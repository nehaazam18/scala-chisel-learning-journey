==> flow/design.v <==
module Mem_bundle_intf(
  input         clock,
  input         reset,
  input  [31:0] io_data_in_0,
  input  [31:0] io_data_in_1,
  input  [31:0] io_data_in_2,
  input  [31:0] io_data_in_3,
  input  [1:0]  io_data_selector,
  output [31:0] io_data_out,
  input  [4:0]  io_addr,
  input         io_wr_en
);
  reg [31:0] memory [0:31];  
  wire [31:0] memory_io_data_out_MPORT_data;  
  wire [4:0] memory_io_data_out_MPORT_addr;  
  wire [31:0] memory_MPORT_data;  
  wire [4:0] memory_MPORT_addr;  
  wire  memory_MPORT_mask;  
  wire  memory_MPORT_en;  
  wire [31:0] _GEN_1 = 2'h1 == io_data_selector ? io_data_in_1 : io_data_in_0;  
  wire [31:0] _GEN_2 = 2'h2 == io_data_selector ? io_data_in_2 : _GEN_1;  
  assign memory_io_data_out_MPORT_addr = io_addr;
  assign memory_io_data_out_MPORT_data = memory[memory_io_data_out_MPORT_addr];  
  assign memory_MPORT_data = 2'h3 == io_data_selector ? io_data_in_3 : _GEN_2;
  assign memory_MPORT_addr = io_addr;
  assign memory_MPORT_mask = 1'h1;
  assign memory_MPORT_en = io_wr_en;
  assign io_data_out = io_wr_en ? 32'h0 : memory_io_data_out_MPORT_data;  
  always @(posedge clock) begin
    if(memory_MPORT_en & memory_MPORT_mask) begin
      memory[memory_MPORT_addr] <= memory_MPORT_data;  
    end
  end
endmodule
# Reports on Mem_bundle_intf
# What the tools print for Mem_bundle_intf, step after step.
# Lines are those of the file above, counted from 1.
# Operators: Yosys type, input widths -> output width; for muxes data width and select width s.
# Library cell names are shortened.
# A cell with -- has no value.
[inputs]
design = "Mem_bundle_intf"
clock_port = "clock"
lib = "sky130hd"
lib_corner = "tt_025C_1v80"

# Word-level counts
# Source: Yosys, flattened and elaborated, memories not mapped. Widths are those after wreduce; folded enables and synchronous resets count as part of the registers. Registers that Yosys merges into a memory's read port (data or address) are not register bits. Print and check cells do not count. Equal cells are merged and count once.
# Memory sizes are those after Yosys's memory passes, which may raise the word count (mostly to a power of two), join words into wider ones and drop unused or constant bits.
[word_totals]
wordCells = 11
mem_bits_rw = 1024
out_inout_bits = 32
ff_bits = 0
n_memories = 1
in_bits = 138
[classes]
equal = 3
n_mux = 7
[memory_table]
columns = ["name", "size", "word_bits", "rd", "write_ports", "line_no", "text"]
rows = [
  ["memory", 32, 32, 1, 1, 13, "reg [31:0] memory [0:31];"],
]
[op_table]
columns = ["op", "n"]
rows = [
  ["$mux 32", 5],
  ["$mux 5", 1],
  ["$eq 2x2->1 const A", 2],
  ["$eq 1x2->1 const A", 1],
  ["$mux 1", 1],
]

# Logic depth
# Longest topological path by Yosys (ltp), each cell counted once; first at word level (registers and memories cut), then after technology mapping (sequential cells cut; the memories' decode and read muxes count).
[logic_depth]
ltp_word = 5
abc_area = 0
ltp_mapped = 8
ltp_nobuf = 4

# Mapped cells and area
# Source: synth_stat.txt of the flow (Yosys; design flattened, memories mapped). It holds for the ABC_AREA given above (unset counts as 0); a run with the other value may have another netlist.
# The area totals of this step are shown rounded.
[types]
columns = ["cell_type", "n", "type_area_um2"]
rows = [
  ["edfxtp_1", 1024, 3.07E+04],
  ["mux2i_1", 512, 5.12E+03],
  ["o22ai_1", 256, 1.6E+03],
  ["mux4_2", 32, 720.691],
  ["nor4_1", 64, 400.384],
  ["buf_2", 70, 350.336],
  ["clkbuf_1", 49, 183.926],
  ["a21oi_1", 32, 160.154],
  ["buf_6", 11, 123.869],
  ["nor2_1", 29, 108.854],
  ["nand4bb_1", 6, 67.565],
  ["or4b_1", 4, 40.038],
  ["buf_4", 5, 37.536],
  ["nand4b_1", 4, 35.034],
  ["nand3b_1", 4, 30.029],
  ["or3b_2", 3, 26.275],
  ["nor3_1", 4, 20.019],
  ["nand3_1", 2, 10.01],
]
# Not listed: further types 5, cells in them 7.
[synth_totals]
yosys_area_um2 = 39800
mapped_cells = 2118
buf_cells = 137
ffs = 1024
seq_area_um2 = 30700

# Timing after synthesis
# OpenSTA on the mapped netlist: ideal clock, no wires. The path of least setup slack (recovery checks aside). Input and output delay are each 20% of the period. Register names are those of the netlist, which keeps one name where synthesis merged equal registers.
[synth_path]
path_type = "input to register"
start = "input io_addr[1]"
end = "memory memory[25][0]"
n_path_buf = 4
slack_ns = 0.616
in_delay_ns = 1.060
required_ns = 4.839
stages = 6
t_first_pin_ns = 1.060
arrival_time_ns = 4.223
delay_ns = 3.624
setup_ns = 0.461
period_ns = 5.3
synth_period_reached_ns = 4.684
# "delay_ns" is the arrival time less input delay plus setup time.
# "stages" counts driving pins, that of a launching flip-flop among them; a cell with two outputs on the path counts twice.
# "synth_period_reached_ns" is the clock period less the worst setup slack; recovery checks do not enter. This is arithmetic on one report: input and output delays are still those of the set period (20% each).
# Between the ends stands the longest chain of elaborated cells between them, by number of cells; it is not shown to be the way that was timed. Of several equally long chains one is given.
# A line is the first line of the expression or statement that the cell stems from. Yosys adds cells for indexed reads and writes and turns some case tables into memories.
[synth_via]
path_cell_list = "buf_2 buf_2 buf_4 buf_2 nand3b_1 nor3_1"
elab_chain_cells = 1
cells_between = 1
cone_lines = 1
cone_classes = "1 x mux"
[synth_rtl]
columns = ["element", "line_no", "text"]
rows = [
  ["start: declaration", 10, "input  [4:0]  io_addr,"],
  ["$mux 5", 30, "if(memory_MPORT_en & memory_MPORT_mask) begin"],
  ["end: declaration", 13, "reg [31:0] memory [0:31];"],
]

# Path in the finished layout
# From the final timing report of run A: the path of least setup slack in the routed layout; clock arrival at registers is part of the times.
[layout_path]
path_type = "input to output"
start = "input io_addr[2]"
end = "output io_data_out[2]"
required_ns = 4.26
in_delay_ns = 1.06
stages = 9
out_delay_ns = 1.06
period_ns = 5.32
t_first_pin_ns = 1.06
arrival_time_ns = 4.11
slack_ns = 0.14
n_path_buf = 5
# Between the ends stands the longest chain of elaborated cells between them, by number of cells; it is not shown to be the way that was timed. Of several equally long chains one is given.
# A memory read counts as a cell of the chain, while the word-level depth stops at memories.
[layout_via]
path_cell_list = "clkdlybuf4s50_1 buf_12 or4b_2 buf_4 o22ai_1 nor4_1 buf_4 a21oi_1 clkdlybuf4s50_1"
elab_chain_cells = 2
cells_between = 2
cone_lines = 2
cone_classes = "1 x mux; 1 x memory"
[layout_rtl]
columns = ["element", "line_no", "text"]
rows = [
  ["start: declaration", 10, "input  [4:0]  io_addr,"],
  ["$mem_v2 32x32", 13, "reg [31:0] memory [0:31];"],
  ["$mux 32", 28, "assign io_data_out = io_wr_en ? 32'h0 : memory_io_data_out_MPORT_data;"],
  ["end: declaration", 9, "output [31:0] io_data_out,"],
]

# Measured results for Mem_bundle_intf: 2 stored runs of the Yosys and OpenROAD flow on sky130hd. The settings differ; the order carries no meaning. The constraints put input and output delay at 20% of the set period each and load the outputs with 0.01 pF.
# "worst_path_allowed_less_slack_ns" = time allowed to the worst setup path (clock period - input delay - output delay, where it has them) - its slack; a late launch clock adds to it, a late capture clock takes from it.
# Results are given in rounded form.

[[run]]
name = "run A"
[run.settings]
period_ns = 5.32
CORE_UTILIZATION = 28
PLACE_DENSITY_LB_ADDON = 0.06
CORE_ASPECT_RATIO = 1.34
CELL_PAD_IN_SITES_GLOBAL_PLACEMENT = 0
CTS_CLUSTER_DIAMETER = 250
CAP_MARGIN = 35
CORE_MARGIN = 2
SLEW_MARGIN = 20
[run.results]
utilization_frac = 0.343
ws_setup_ns = 0.141
worst_path_allowed_less_slack_ns = 3.05
worstPathKind = "input to output"
timing.setup.tns_ns = 0.000
ys_area_um2 = 39800
design_die_area_um2 = 145000

[[run]]
name = "run B"
[run.settings]
period_ns = 8.87
CORE_UTILIZATION = 30
SETUP_SLACK_MARGIN = 1.58
PLACE_DENSITY_LB_ADDON = 0.26
CORE_ASPECT_RATIO = 1.5
CELL_PAD_IN_SITES_DETAIL_PLACEMENT = 0
GPL_TIMING_DRIVEN = 1
GPL_ROUTABILITY_DRIVEN = 1
CTS_CLUSTER_DIAMETER = 224
MIN_ROUTING_LAYER = "met2"
MAX_ROUTING_LAYER = "met4"
CAP_MARGIN = 20
CORE_MARGIN = 2
SLEW_MARGIN = 20
[run.results]
utilization_frac = 0.355
ws_setup_ns = 1.76
worst_path_allowed_less_slack_ns = 3.56
worstPathKind = "input to output"
timing.setup.tns_ns = 0.000
ys_area_um2 = 39800
design_die_area_um2 = 136000
